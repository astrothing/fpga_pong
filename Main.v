==> flow/design.v <==
`timescale 1ns / 1ps
module Main(
	input clk,
	input Pause, Reset, P1_Left, P1_Right, P2_Left, P2_Right, P1_Press, P2_Press,
	output hsync, vsync,
	output [2:0] pixel
    );
	 wire ignore;
	wire [9:0] paddle1_x;
	wire [9:0] paddle2_x;
   wire [8:0] paddle1_y;
	wire [8:0] paddle2_y;
	wire input_clk;
	CLK_DIV #(.divider(500)) input_clk_div(clk, input_clk);
	Paddle paddles(input_clk, ignore, Pause, Reset, P1_Left, P1_Right, P2_Left, P2_Right, P1_Press, P2_Press, paddle1_x, paddle2_x, paddle1_y, paddle2_y);
	wire [9:0] ball_x;
	wire [8:0] ball_y;
	wire [1:0] goal;
	Ball ball(input_clk, ignore, Pause, Reset, P1_Left, P1_Right, P2_Left, P2_Right, P1_Press, P2_Press, goal, paddle1_x, paddle2_x, paddle1_y, paddle2_y, ball_x, ball_y);
	wire [3:0] P1_Score;
	wire [3:0] P2_Score;
	wire [1:0] winner;
	wire score_clk;
	CLK_DIV #(.divider(250)) score_clk_div(clk, score_clk);
	assign ignore = winner != 2'd0;
	Scores scores(score_clk, Reset, ball_y, goal, winner, P1_Score, P2_Score); 
	wire vga_clk;
	DCM vga_clock_dcm (.CLKIN(clk), .CLKFX(vga_clk));
	VGA vga (vga_clk, winner, P1_Score, P2_Score, ball_x, ball_y, paddle1_x, paddle2_x, paddle1_y, paddle2_y, hsync, vsync, pixel);
endmodule
module Paddle(
	 input clk,
	 input ignore,
	 input Pause, Reset, P1_Left, P1_Right, P2_Left, P2_Right, P1_Press, P2_Press,
	 output wire [9:0] paddle1_x, paddle2_x,
    output wire [8:0] paddle1_y, paddle2_y
	 );
	parameter
		INCREMENT = 2;
	reg [9:0] current_paddle1_x = (640 - 100)/2; 
   reg [9:0] current_paddle2_x = (640 - 100)/2;
   reg [8:0] current_paddle1_y = 5'd10+10;
	reg [8:0] current_paddle2_y = 480-5'd10-10-10;
	assign paddle1_x = current_paddle1_x;
	assign paddle2_x = current_paddle2_x;		
	assign paddle1_y = current_paddle1_y;
	assign paddle2_y = current_paddle2_y;
	always  @ (posedge clk)
	begin
		if (Reset) begin
			current_paddle1_x = (640 - 100)/2;
			current_paddle2_x = (640 - 100)/2;
			current_paddle1_y = 5'd10+10;
			current_paddle2_y = 480-5'd10-10-10;
		end
		else if (!ignore) begin
			if(P1_Left)
				current_paddle1_x = (current_paddle1_x <= 5'd10) ? 5'd10 : current_paddle1_x - 1;
			else if(P1_Right)
				current_paddle1_x = (current_paddle1_x >= 640 - 5'd10 - 100) ? 640 - 5'd10 - 100 : current_paddle1_x + 1;
			else
				current_paddle1_x = current_paddle1_x;
			if(P2_Left)
				current_paddle2_x = (current_paddle2_x <= 5'd10) ? 5'd10 : current_paddle2_x - 1;
			else if(P2_Right)
				current_paddle2_x = (current_paddle2_x >= 640 - 5'd10 - 100) ? 640 - 5'd10 - 100 : current_paddle2_x + 1;
			else
				current_paddle2_x = current_paddle2_x;
		end
	end
endmodule
module Ball(
	input clk,
	input ignore,
	input Pause, Reset, P1_Left, P1_Right, P2_Left, P2_Right, P1_Press, P2_Press,
	input [1:0] goal,
	input [9:0] paddle1_x, paddle2_x,
	input [8:0] paddle1_y, paddle2_y,
	output reg [9:0] ball_x,
	output reg [8:0] ball_y
	);
	parameter
		SLOPE = 1;
	reg resting = 1;
	reg [1:0] x_direction = 2'd1;
	reg y_direction = 0;
	reg [9:0] last_x = 0;
	reg [8:0] last_y = 0;
	reg player = 0;
	always @ (posedge clk)
	begin
		if(Reset | resting)
		begin
			if(Reset | player == 0)
			begin
				ball_x = paddle1_x + (100 - 10)/2;
				ball_y = paddle1_y + (5 + 10);
				last_x = ball_x;
				last_y = ball_y;
				resting = !P1_Press;
				if(P1_Left)
					x_direction = 2'd0;
				else if(P1_Right)
					x_direction = 2'd2;
				else
					x_direction = 2'd1;
			end
			else
			begin
				ball_x = paddle2_x + (100 - 10)/2;
				ball_y = paddle2_y - 5 - 10;
				last_x = ball_x;
				last_y = ball_y;
				resting = !P2_Press;
				if(P2_Left)
					x_direction = 2'd0;
				else if(P2_Right)
					x_direction = 2'd2;
				else
					x_direction = 2'd1;
			end
		end
		else
		begin
			if(goal != 0)
			begin
				resting = 1;
				if(goal == 1)
					player = 1;
				else if(goal == 2)
					player = 0;
			end
			if(ball_y + 10 >= paddle2_y && ball_y <= paddle2_y + 10 && ball_x + 10 >= paddle2_x && ball_x <= paddle2_x + 100 ||
				ball_y <= paddle1_y + 10 && ball_y >= paddle1_y && ball_x + 10 >= paddle1_x && ball_x <= paddle1_x + 100)
			begin
				last_x = ball_x;
				last_y = ball_y;
				case(x_direction)
					2'd0: x_direction = 2'd2;
					2'd2: x_direction = 2'd0;
					default: x_direction = 2'd1;
				endcase
				if(y_direction == 0)
				begin
					if(P2_Left)
						x_direction = 2'd0;
					else if(P2_Right)
						x_direction = 2'd2;
					else
						begin
							if(x_direction == 2'd0)
								x_direction = 2'd2;
							else if(x_direction == 2'd2)
								x_direction = 2'd0;
							else
								x_direction = 2'd1;
						end
					y_direction = 1;
				end
				else
				begin
					if(P1_Left)
						x_direction = 2'd0;
					else if(P1_Right)
						x_direction = 2'd2;
					else
						begin
							if(x_direction == 2'd0)
								x_direction = 2'd2;
							else if(x_direction == 2'd2)
								x_direction = 2'd0;
							else
								x_direction = 2'd1;
						end
					y_direction = 0;
				end
			end
			else
			begin
				x_direction = x_direction;
				y_direction = y_direction;
			end	
			case(x_direction)
				2'd0:
					begin
						if(ball_x <= 5'd10)
						begin
							x_direction = 2'd2;
							last_y = ball_y;
							last_x = ball_x;
						end
						else
						begin
							ball_x = ball_x - 1 ;
							ball_y = last_y - (SLOPE * ball_x) + (last_x / SLOPE);
							if(y_direction == 0)
								ball_y = last_y - (SLOPE * ball_x) + (last_x / SLOPE);
							else
								ball_y = last_y + (SLOPE * ball_x) - (last_x / SLOPE);
						end
					end
				2'd1: 
					begin
						ball_y = ball_y + (y_direction == 0 ? 1 : -1);
					end
				2'd2:
					begin
						if(ball_x >= 640 - 5'd10 - 10)
						begin
							x_direction = 2'd0;
							last_y = ball_y;
							last_x = ball_x;
						end
						else
						begin
							ball_x = ball_x + 1;
							if(y_direction == 0)
								ball_y = last_y + (SLOPE * ball_x) - (last_x / SLOPE);
							else
								ball_y = last_y - (SLOPE * ball_x) + (last_x / SLOPE);
						end
					end
				default: begin ball_x = ball_x; ball_y = ball_y; end
			endcase
		end
	end
endmodule
module Scores(
	input clk, Reset,
	input [8:0] ball_y,
	output [1:0] goal, winner,
	output reg [3:0] p1_score, p2_score
	);
	assign goal = ball_y <= 5'd10 ? 2'd2 :
	              ball_y + 10 >= 480 - 5'd10 ? 2'd1 : 2'd0;
	assign winner = p1_score == 4'd9 ? 2'd1 : p2_score == 4'd9 ? 2'd2 : 2'd0;
	always @ (posedge clk)
	begin
		if(Reset)
		begin
			p1_score <= 4'd0;
			p2_score <= 4'd0;
		end
		else
		begin
			if(goal == 2)
				p1_score <= p1_score + 1;
			else if(goal == 1)
				p2_score <= p2_score + 1;
		end
	end
endmodule
module VGA(
    input clk,
	 input [1:0] winner,
	 input [3:0] P1_Score, P2_Score,
	 input [9:0] ball_x,
	 input [8:0] ball_y,
	 input [9:0] paddle1_x, paddle2_x,
    input [8:0] paddle1_y, paddle2_y,
    output reg hsync, vsync,
    output reg [2:0] pixel
    );
reg [9:0] hcount, vcount;
reg [3:0] digit = 4'd0;
reg [11:0] current_digit_address = 0;
wire [2:0] digit_data;
Digits digits_rom(.digit(digit), .address(current_digit_address), .data(digit_data));
reg [12:0] current_message_address = 0;
wire [2:0] message_data;
Messages_ROM messages(.player(winner), .address(current_message_address), .data(message_data));
always @ (posedge clk)
begin
	if(hcount == 799)
	begin
		hcount <= 0;
		if(vcount == 524)
			vcount <= 0;
		else
			vcount <= vcount + 1;
	end
	else
		hcount <= hcount + 1;
	if(vcount >= 490 && vcount < 492)
		vsync <= 0;
	else
		vsync <= 1;
	if(hcount >= 656 && hcount < 752)
		hsync <= 0;
	else
		hsync <= 1;
	if(hcount < 640 && vcount < 480)
	begin
		if (vcount >= 0 && vcount < 5'd10 && hcount >= 0 && hcount < 640)
			pixel <= 3'b010;
		else if (vcount >= 5'd10 && vcount < (5'd10+480-(5'd10*2)) && 
		         hcount >= 0 && hcount < 5'd10)
			pixel <= 3'b010;
		else if (vcount >= (5'd10+480-(5'd10*2)) && vcount < 480 &&
		         hcount >= 0 && hcount < 640)
			pixel <= 3'b010;
		else if (vcount >= 5'd10 && vcount < (5'd10+480-(5'd10*2)) &&
		         hcount >= (5'd10 + 640-(5'd10*2)) && hcount < 640)
			pixel <= 3'b010;
		else if (vcount >= (480 - 5'd10)/2 && vcount < ((480 - 5'd10)/2 + 5'd10) &&
		         hcount >= 5'd10 && hcount < (5'd10 + 640-(5'd10*2)))
			pixel <= 3'b010;
		else if (vcount >= paddle1_y && vcount < (paddle1_y+10) &&
		         hcount >= paddle1_x && hcount < (paddle1_x+100))
			pixel <= 3'b100;
		else if (vcount >= paddle2_y && vcount < (paddle2_y+10) &&
		         hcount >= paddle2_x && hcount < (paddle2_x+100))
			pixel <= 3'b001;
		else if(vcount >= 480/2 - 5'd10/2 - 64 - 10 && vcount < 64 + (480/2 - 5'd10/2 - 64 - 10) &&
				  hcount >= (640 - 64)/2 && hcount  < 64 + (640 - 64)/2)
			begin
				if(current_digit_address < 4095)
					current_digit_address <= current_digit_address + 1;
				else
				begin
					digit <= P1_Score;
					current_digit_address <= 0;
				end
				if(digit_data)
					pixel <= 3'b100;
				else
					pixel <= 3'b000;
		end
		else if(vcount >= 480/2 + 5'd10/2 + 10 && vcount < 64 + (480/2 + 5'd10/2 + 10) &&
			hcount >= (640 - 64)/2 && hcount  < 64 + (640 - 64)/2)
			begin
				if(current_digit_address < 4095)
					current_digit_address <= current_digit_address + 1;
				else
				begin
					digit <= P2_Score;
					current_digit_address <= 0;
				end
				if(digit_data)
					pixel <= 3'b001;
				else
					pixel <= 3'b000;
		end
		else if(vcount >= (480/2 - 5'd10/2 - 64 - 10 - 64 - 10) && vcount < 64 + (480/2 - 5'd10/2 - 64 - 10 - 64 - 10) &&
				  hcount >= (640 - 128)/2 && hcount < 128 + (640 - 128)/2 && winner == 2'd2)
			begin
				if(current_message_address < 8191)
					current_message_address <= current_message_address + 1;
				else
					current_message_address <= 0;
				if(message_data)
					pixel <= 3'b111;
				else
					pixel <= 3'b000;
			end
		else if(vcount >= (480/2 + 5'd10/2 + 10 + 64 + 10) && vcount < 64 + (480/2 + 5'd10/2 + 10 + 64 + 10) &&
				  hcount >= (640 - 128)/2 && hcount < 128 + (640 - 128)/2 && winner == 2'd1)
				begin
				if(current_message_address < 8191)
					current_message_address <= current_message_address + 1;
				else
					current_message_address <= 0;
				if(message_data)
					pixel <= 3'b111;
				else
					pixel <= 3'b000;
			end
		else if(vcount >= ball_y && vcount < (ball_y+10) &&
				  hcount >= ball_x && hcount < (ball_x+10))
				pixel <= 3'b111;	
		else
			pixel <= 3'b000;		
	end
	else
		pixel <= 3'b000;
end
initial
begin
	hcount = 0;
	vcount = 0;
end
endmodule
## Step by step through the tools: Paddle

What the tools print for Paddle, step after step.
Line numbers count from 1 in the design file above.
Operators carry their Yosys type and port widths (W data, S select, Z words).
Library cell names are shortened.
Not given: --

| inputs | value |
|---|---|
| top module | Paddle |
| clock input | clk |
| library | sky130hd |
| corner | tt_025C_1v80 |

## Word-level counts

Yosys after proc, flatten, opt, wreduce and memory -nomap, before mapping. Memory bits, and registers merged into a memory's read port (data or address), are not among the register bits. Print and check cells are not counted. Equal cells are merged and count once.

| operators by class | value |
|---|---|
| add/sub/neg operators | 4 |
| $lt $le $gt $ge | 4 |
| muxes and demuxes | 8 |
| bitwise gates (word level) | 1 |
| reductions and logical operators | 4 |

Operators with widths:

| cell | number |
|---|---|
| $mux W10 | 8 |
| $add A10 B1 Y10 const B | 2 |
| $sub A10 B1 Y10 const B | 2 |
| $ge A10 B10 Y1 const B | 2 |
| $le A10 B4 Y1 const B | 2 |
| $reduce_and A2 Y1 | 2 |
| $reduce_bool A2 Y1 | 2 |
| $not A1 Y1 | 1 |

| storage and ports | value |
|---|---|
| bits in registers | 20 |
| output and inout port bits | 38 |
| elaborated cells | 23 |

## Longest topological paths

Yosys ltp: most cells in a row. Word level: on the elaborated netlist, between registers, memories and ports. Mapped: between sequential cells and ports; inverters and the memories' decode and read muxes count.

| depth | value |
|---|---|
| word-level depth | 4 |
| ABC_AREA | 0 |
| mapped depth | 7 |

## Netlist

Yosys stat after the flow's synthesis: flattened, memories mapped to cells. It holds for the ABC_AREA given above (unset counts as 0); a run with the other value may have another netlist.
Totals and module areas in this step are rounded.

| mapped netlist | value |
|---|---|
| standard cells after synthesis | 240 |
| synthesis area | 1,870 µm² |
| area of sequential cells | 400 µm² |
| mapped flip-flops | 20 |
| buffers | 34 |

Cells by type:

| type | number |
|---|---|
| dfxtp_1 | 20 |
| buf_4 | 19 |
| a21oi_1 | 22 |
| ha_1 | 6 |
| nand2_1 | 18 |
| nor2_1 | 17 |
| o21ai_0 | 11 |
| nand3_1 | 10 |
| mux2_2 | 4 |
| nor3_1 | 7 |
| o32ai_1 | 4 |
| inv_1 | 9 |
| and3_1 | 5 |
| a211oi_1 | 4 |
| buf_2 | 6 |
| o41ai_4 | 1 |
| clkbuf_1 | 7 |
| o311ai_0 | 3 |

Not listed: further types 43, cells in them 67.

## Timing after synthesis

Source: OpenSTA report_checks on the synthesized netlist (no wires, ideal clock, input and output delay 20% of the period each), path of least setup slack; recovery checks are left aside. Register names are those of the netlist, which keeps one name where synthesis merged equal registers.

| path post-synthesis | value |
|---|---|
| path kind | register to register |
| from | register current_paddle2_x[1] |
| to | register current_paddle2_x[8] |
| clock period | 2.56 ns |
| setup time | 0.132 ns |
| launch time at the first pin | 0.000 ns |
| data arrival time | 1.867 ns |
| setup slack | 0.561 ns |
| delay of the path | 1.999 ns |
| driving pins on the path | 7 |
| path buffers | 0 |
| synthesis period reached | 1.999 ns |

"delay of the path" is the arrival time less input delay plus setup time.
"driving pins on the path": output pins that drive a net of the path, with the launching flip-flop's if there is one; two outputs of one cell count as two.
"synthesis period reached" = period - worst setup slack (recovery checks aside). The figure is calculated, with input and output delays left at 20% of the set period.
The rows between start and end are the longest chain of elaborated cells between them; the timing report does not say that the signal goes this way. Where chains are equally long, one stands for them.
Each line given opens the expression or statement behind the cell; cells for indexed reads and writes are added by Yosys, which also makes memories of some case tables.
At most two assigning lines are given for a register; there are more.

| on the way, post-synthesis | value |
|---|---|
| cells stage by stage | dfxtp_1 inv_1 ha_1 or3b_2 or3_1 a221oi_1 o32ai_1 |
| length of the longest elaborated chain | 4 |
| elaborated cells on any way between the ends | 8 |
| RTL lines with such cells | 4 |
| classes of those cells | add/sub (2); compare (2); mux (4) |

RTL lines, path post-synthesis:

| item | line | source |
|---|---|---|
| start, declared | 41 | `reg [9:0] current_paddle2_x = (640 - 100)/2;` |
| start, assigned | 52 | `current_paddle2_x = (640 - 100)/2;` |
| start, assigned | 64 | `current_paddle2_x = (current_paddle2_x <= 5'd10) ? 5'd10 : current_paddle2_x - 1;` |
| $add A10 B1 Y10 | 66 | `current_paddle2_x = (current_paddle2_x >= 640 - 5'd10 - 100) ? 640 - 5'd10 - 100 : current_paddle2_x + 1;` |
| $mux W10 | 66 |  |
| $mux W10 | 65 | `else if(P2_Right)` |
| $mux W10 | 63 | `if(P2_Left)` |
| end, assigned | 64 |  |
| end, assigned | 66 |  |
| end, declared | 41 |  |

## Path in the finished layout

Path of least setup slack in the final report of run 1 (OpenROAD, finished layout, wires in). Where an end is a register, its clock arrival counts in the times.

| path after layout | value |
|---|---|
| path kind | register to register |
| from | register current_paddle2_x[0] |
| to | register current_paddle2_x[8] |
| clock period | 1.75 ns |
| setup time | 0.10 ns |
| launch time at the first pin | 0.28 ns |
| data arrival time | 2.12 ns |
| setup slack | -0.19 ns |
| driving pins on the path | 9 |
| path buffers | 1 |

The rows between start and end are the longest chain of elaborated cells between them; the timing report does not say that the signal goes this way. Where chains are equally long, one stands for them.
At most two assigning lines are given for a register; there are more.

| on the way, after layout | value |
|---|---|
| cells stage by stage | dfxtp_2 inv_4 ha_1 nor2b_1 o21ai_2 a21boi_2 buf_4 a21oi_1 o32ai_1 |
| length of the longest elaborated chain | 4 |
| elaborated cells on any way between the ends | 8 |
| RTL lines with such cells | 4 |
| classes of those cells | add/sub (2); compare (2); mux (4) |

RTL lines, path after layout:

| item | line | source |
|---|---|---|
| start, declared | 41 | `reg [9:0] current_paddle2_x = (640 - 100)/2;` |
| start, assigned | 52 | `current_paddle2_x = (640 - 100)/2;` |
| start, assigned | 64 | `current_paddle2_x = (current_paddle2_x <= 5'd10) ? 5'd10 : current_paddle2_x - 1;` |
| $add A10 B1 Y10 | 66 | `current_paddle2_x = (current_paddle2_x >= 640 - 5'd10 - 100) ? 640 - 5'd10 - 100 : current_paddle2_x + 1;` |
| $mux W10 | 66 |  |
| $mux W10 | 65 | `else if(P2_Right)` |
| $mux W10 | 63 | `if(P2_Left)` |
| end, assigned | 64 |  |
| end, assigned | 66 |  |
| end, declared | 41 |  |

==> results <==
Design Paddle on sky130hd. What follows are 2 stored runs of the flow, each under its own settings; their order means nothing. The constraints put input and output delay at 20% of the set period each and load the outputs with 0.01 pF.
"achieved clock period" means the clock period less the worst setup slack. The figure is calculated, with input and output delays left at 20% of the set period.
Results are given in rounded form.

## Run 1

==> flow/run.sh <==
#!/bin/bash
# the make line also repeats the synthesis and layout settings of config.mk as NAME=value (left out here)
make -C /OpenROAD-flow-scripts/flow DESIGN_CONFIG=/design/flow/config.mk WORK_HOME=/design/flow/orfs CLKGATE_MAP_FILE= finish
==> flow/config.mk <==
export PLATFORM = sky130hd
export DESIGN_NAME = Paddle
export DESIGN_NICKNAME = Paddle
export VERILOG_FILES = /design/flow/design.v
export SDC_FILE = /design/flow/constraint.sdc
export NUM_CORES = 4
export LEC_CHECK = 0
export ABC_AREA = 0
export CAP_MARGIN = 35
export CELL_PAD_IN_SITES_DETAIL_PLACEMENT = 2
export CELL_PAD_IN_SITES_GLOBAL_PLACEMENT = 3
export CORE_ASPECT_RATIO = 1.87
export CORE_MARGIN = 2
export CORE_UTILIZATION = 31
export GPL_ROUTABILITY_DRIVEN = 0
export MIN_ROUTING_LAYER = met2
export SLEW_MARGIN = 20
export TNS_END_PERCENT = 100
==> flow/constraint.sdc <==
create_clock -name core_clock -period 1.75 [get_ports {clk}]
set_input_delay 0.3500 -clock core_clock [delete_from_list [all_inputs] [get_ports {clk}]]
set_output_delay 0.3500 -clock core_clock [all_outputs]
set_load 0.01 [all_outputs]

| result of run 1 | value |
|---|---|
| achieved clock period | 1.944 ns |
| area of the die | 6,690 µm² |
| setup slack of the worst path | -0.194 ns |
| std-cell area (final layout) | 3,110 µm² |
| chip area after synthesis (Yosys) | 1,870 µm² |

## Run 2

==> flow/run.sh <==
#!/bin/bash
# the make line also repeats the synthesis and layout settings of config.mk as NAME=value (left out here)
make -C /OpenROAD-flow-scripts/flow DESIGN_CONFIG=/design/flow/config.mk WORK_HOME=/design/flow/orfs CLKGATE_MAP_FILE= finish
==> flow/config.mk <==
export PLATFORM = sky130hd
export DESIGN_NAME = Paddle
export DESIGN_NICKNAME = Paddle
export VERILOG_FILES = /design/flow/design.v
export SDC_FILE = /design/flow/constraint.sdc
export NUM_CORES = 4
export LEC_CHECK = 0
export CAP_MARGIN = 20
export CELL_PAD_IN_SITES_GLOBAL_PLACEMENT = 0
export CORE_ASPECT_RATIO = 0.72
export CORE_MARGIN = 5
export CORE_UTILIZATION = 61
export CTS_CLUSTER_SIZE = 56
export GPL_ROUTABILITY_DRIVEN = 0
export PLACE_DENSITY = 0.7
export SLEW_MARGIN = 0
export TNS_END_PERCENT = 75
==> flow/constraint.sdc <==
create_clock -name core_clock -period 2.34 [get_ports {clk}]
set_input_delay 0.4680 -clock core_clock [delete_from_list [all_inputs] [get_ports {clk}]]
set_output_delay 0.4680 -clock core_clock [all_outputs]
set_load 0.01 [all_outputs]

| result of run 2 | value |
|---|---|
| achieved clock period | 2.067 ns |
| area of the die | 4,280 µm² |
| setup slack of the worst path | 0.273 ns |
| std-cell area (final layout) | 2,200 µm² |
| chip area after synthesis (Yosys) | 1,870 µm² |
